==> flow/design.v <==
module memory #(
    parameter AWIDTH = 5,
    parameter DWIDTH = 8
) (
    input [AWIDTH-1:0] addr,
    input clk, wr, rd,
    inout [DWIDTH-1:0] data
);
    reg [DWIDTH-1:0] mem [0:(2**AWIDTH)-1];   
    reg [DWIDTH-1:0] data_out;
    reg data_enable;
    always @(posedge clk) begin
        if (wr) begin
            mem[addr] <= data;   
        end
        if (rd) begin
            data_out <= mem[addr];   
        end
    end
    assign data = (rd) ? data_out : {DWIDTH{1'bz}};   
endmodule
# Tool chain data of memory
# What the tools print for memory, step after step.
# Line numbers count from 1 in the design file above.
# Not given: n/a
[inputs]
top = "memory"
clock_port = "clk"
cell_library = "sky130hd"
corner = "tt_025C_1v80"

# Word-level counts
# Counts by Yosys on the flattened word-level netlist (proc, flatten, opt, wreduce; memories kept). Register bits leave out memories and registers merged into their read ports (data or address); mux counts leave out enables and synchronous resets folded into registers. Print and check cells are left out. Cells with the same type and inputs are merged into one.
# Memory sizes are those after Yosys's memory passes, which may raise the word count (mostly to a power of two), join words into wider ones and drop unused or constant bits.
[classes]
n_addsub = 0
n_mul = 0
div_mod_pow = 0
compare = 0
n_eq = 0
shifts = 0
n_mux = 4
n_logic = 0
reduce_logical = 0
[ops]
columns = ["operator", "n"]
rows = [
  ["8-bit 2-to-1 mux", 2],
  ["5-bit 2-to-1 mux", 1],
  ["1-bit 2-to-1 mux", 1],
]
[bits]
ff_bits = 0
latch_bits = 0
mem_bits_rw = 256
mem_bits_ro = 0
clocked_rd_ports_x_width = 8
mem_count = 1
input_bits = 8
out_inout_bits = 8
[mem_list]
columns = ["memory", "size", "word_bits", "read_ports", "write_ports", "line", "rtl"]
rows = [
  ["mem", 32, 8, 1, 1, 9, "reg [DWIDTH-1:0] mem [0:(2**AWIDTH)-1];"],
]

# Logic depth
# Depth = most cells in a row (Yosys ltp): at word level without a register or memory, in the mapped netlist without a sequential cell, where the memories' decode and read muxes count.
[logic_depth]
depth_word = 2
abc_area = 1
ltp_mapped = 12
mapped_depth_nobuf = 9

# Synthesis result
# The flow's flattened synthesis, as Yosys stat reports it; memories are mapped. The netlist is that of the ABC_AREA named above (0 if unset); the other value can give another one.
# Totals and module areas in this step are rounded.
[types]
columns = ["type", "n"]
rows = [
  ["sky130_fd_sc_hd__edfxtp_1", 264],
  ["sky130_fd_sc_hd__nand2_1", 680],
  ["sky130_fd_sc_hd__nor2_1", 48],
  ["sky130_fd_sc_hd__buf_2", 24],
  ["sky130_fd_sc_hd__buf_4", 13],
  ["sky130_fd_sc_hd__nor3_2", 8],
  ["sky130_fd_sc_hd__inv_2", 9],
  ["sky130_fd_sc_hd__clkbuf_1", 8],
  ["sky130_fd_sc_hd__nand3_1", 4],
  ["sky130_fd_sc_hd__inv_1", 4],
  ["sky130_fd_sc_hd__buf_6", 1],
]
[synth_totals]
cells = 1063
synth_area_um2 = 11070
seq_area_um2 = 7928
ff_cells = 264
buffers = 46

# Worst setup path after synthesis
# OpenSTA on the mapped netlist: ideal clock, no wires. The path of least setup slack (recovery checks aside). Input and output delay are each 20% of the period. Register names are those of the netlist, which keeps one name where synthesis merged equal registers.
[synth_timing]
path_type = "input-to-reg"
startpoint = "in addr[2]"
endpoint = "mem mem[28][0]"
period_ns = 2.28
setup_ns = 0.370
t_first_pin_ns = 0.456
arrival_time_ns = 1.548
required_ns = 1.910
path_slack_ns = 0.362
delay_ns = 1.462
stages = 5
n_path_buf = 1
synth_period_reached_ns = 1.918
# "delay_ns" is the arrival time less input delay plus setup time.
# "stages": output pins that drive a net of the path, with the launching flip-flop's if there is one; two outputs of one cell count as two.
# "synth_period_reached_ns" = period - worst setup slack (recovery checks aside). The figure is calculated, with input and output delays left at 20% of the set period.
# The rows between start and end are the longest chain of elaborated cells between them; the timing report does not say that the signal goes this way. Where chains are equally long, one stands for them.
# A line is the first line of the expression or statement that the cell stems from. Yosys adds cells for indexed reads and writes and turns some case tables into memories.
[synth_between]
path_cell_list = "sky130_fd_sc_hd__buf_4 sky130_fd_sc_hd__inv_2 sky130_fd_sc_hd__nor3_2 sky130_fd_sc_hd__inv_1 sky130_fd_sc_hd__nor2_1"
elab_chain_len = 1
cells_between = 1
cone_lines = 1
[synth_lines]
columns = ["element", "line", "rtl"]
rows = [
  ["from (decl)", 5, "input [AWIDTH-1:0] addr,"],
  ["5-bit 2-to-1 mux", 13, "if (wr) begin"],
  ["to (decl)", 9, "reg [DWIDTH-1:0] mem [0:(2**AWIDTH)-1];"],
]

# Worst path after layout
# Path of least setup slack in the final report of job 1 (OpenROAD, finished layout, wires in). Where an end is a register, its clock arrival counts in the times.
[layout_timing]
path_type = "input-to-reg"
startpoint = "in addr[1]"
endpoint = "reg (name not given)"
period_ns = 2.0
setup_ns = 0.25
t_first_pin_ns = 0.40
arrival_time_ns = 2.07
required_ns = 2.28
path_slack_ns = 0.21
stages = 10
n_path_buf = 3
[layout_between]
path_cell_list = "sky130_fd_sc_hd__clkdlybuf4s50_1 sky130_fd_sc_hd__inv_2 sky130_fd_sc_hd__buf_4 sky130_fd_sc_hd__buf_2 sky130_fd_sc_hd__nand2_1 sky130_fd_sc_hd__nand2_1 sky130_fd_sc_hd__nand2_1 sky130_fd_sc_hd__nand2_1 sky130_fd_sc_hd__nor2_1 sky130_fd_sc_hd__nand2_1"
[layout_lines]
columns = ["element", "line", "rtl"]
rows = [
  ["from (decl)", 5, "input [AWIDTH-1:0] addr,"],
]
# Chain of elaborated cells between the ends: none given.

# Settings and measured results of 2 stored flow runs for module memory (sky130hd), not sorted in any way. The constraints put input and output delay at 20% of the set period each and load the outputs with 0.01 pF.
# "achieved_period_ns" means the clock period less the worst setup slack. The figure is calculated, with input and output delays left at 20% of the set period.
# "critical_path_time_ns" is the time allowed to the run's worst setup path (the clock period less input and output delay, where it has them) less its slack. Clock arrival times count: a late capture clock shortens it, a late launch clock lengthens it.
# "power.total_mw" is the tool's figure for a default switching activity; nothing was simulated.
# Values from the reports are rounded here.

[[run]]
name = "job 1"
[run.settings]
period_ns = 2.0
CORE_UTILIZATION = 54
SETUP_SLACK_MARGIN = 0.16
PLACE_DENSITY_LB_ADDON = 0.02
HOLD_SLACK_MARGIN = 0.19
CELL_PAD_IN_SITES_GLOBAL_PLACEMENT = 1
TNS_END_PERCENT = 95
ABC_AREA = 1
GPL_TIMING_DRIVEN = 0
GPL_ROUTABILITY_DRIVEN = 0
CAP_MARGIN = 0
SLEW_MARGIN = 15
CORE_MARGIN = 2
[run.results]
power.total_mw = 12.06
timing.hold.ws_ns = -0.033
achieved_period_ns = 1.788
critical_path_time_ns = 1.39
critical_path_type = "input-to-reg"
final_setup_tns_ns = 0.000
worst_setup_slack_ns = 0.212
post_synth_area_um2 = 11070
final_cell_area_um2 = 13230
dieArea_um2 = 21660

[[run]]
name = "job 2"
[run.settings]
period_ns = 3.16
CORE_UTILIZATION = 64
SETUP_SLACK_MARGIN = 0.64
PLACE_DENSITY_LB_ADDON = 0.27
TNS_END_PERCENT = 80
ABC_AREA = 1
CTS_CLUSTER_DIAMETER = 333
CAP_MARGIN = 20
CORE_MARGIN = 2
SLEW_MARGIN = 20
[run.results]
power.total_mw = 7.360
timing.hold.ws_ns = 0.199
achieved_period_ns = 2.165
critical_path_time_ns = 1.53
critical_path_type = "input-to-reg"
final_setup_tns_ns = 0.000
worst_setup_slack_ns = 0.995
post_synth_area_um2 = 11070
final_cell_area_um2 = 12380
dieArea_um2 = 18360
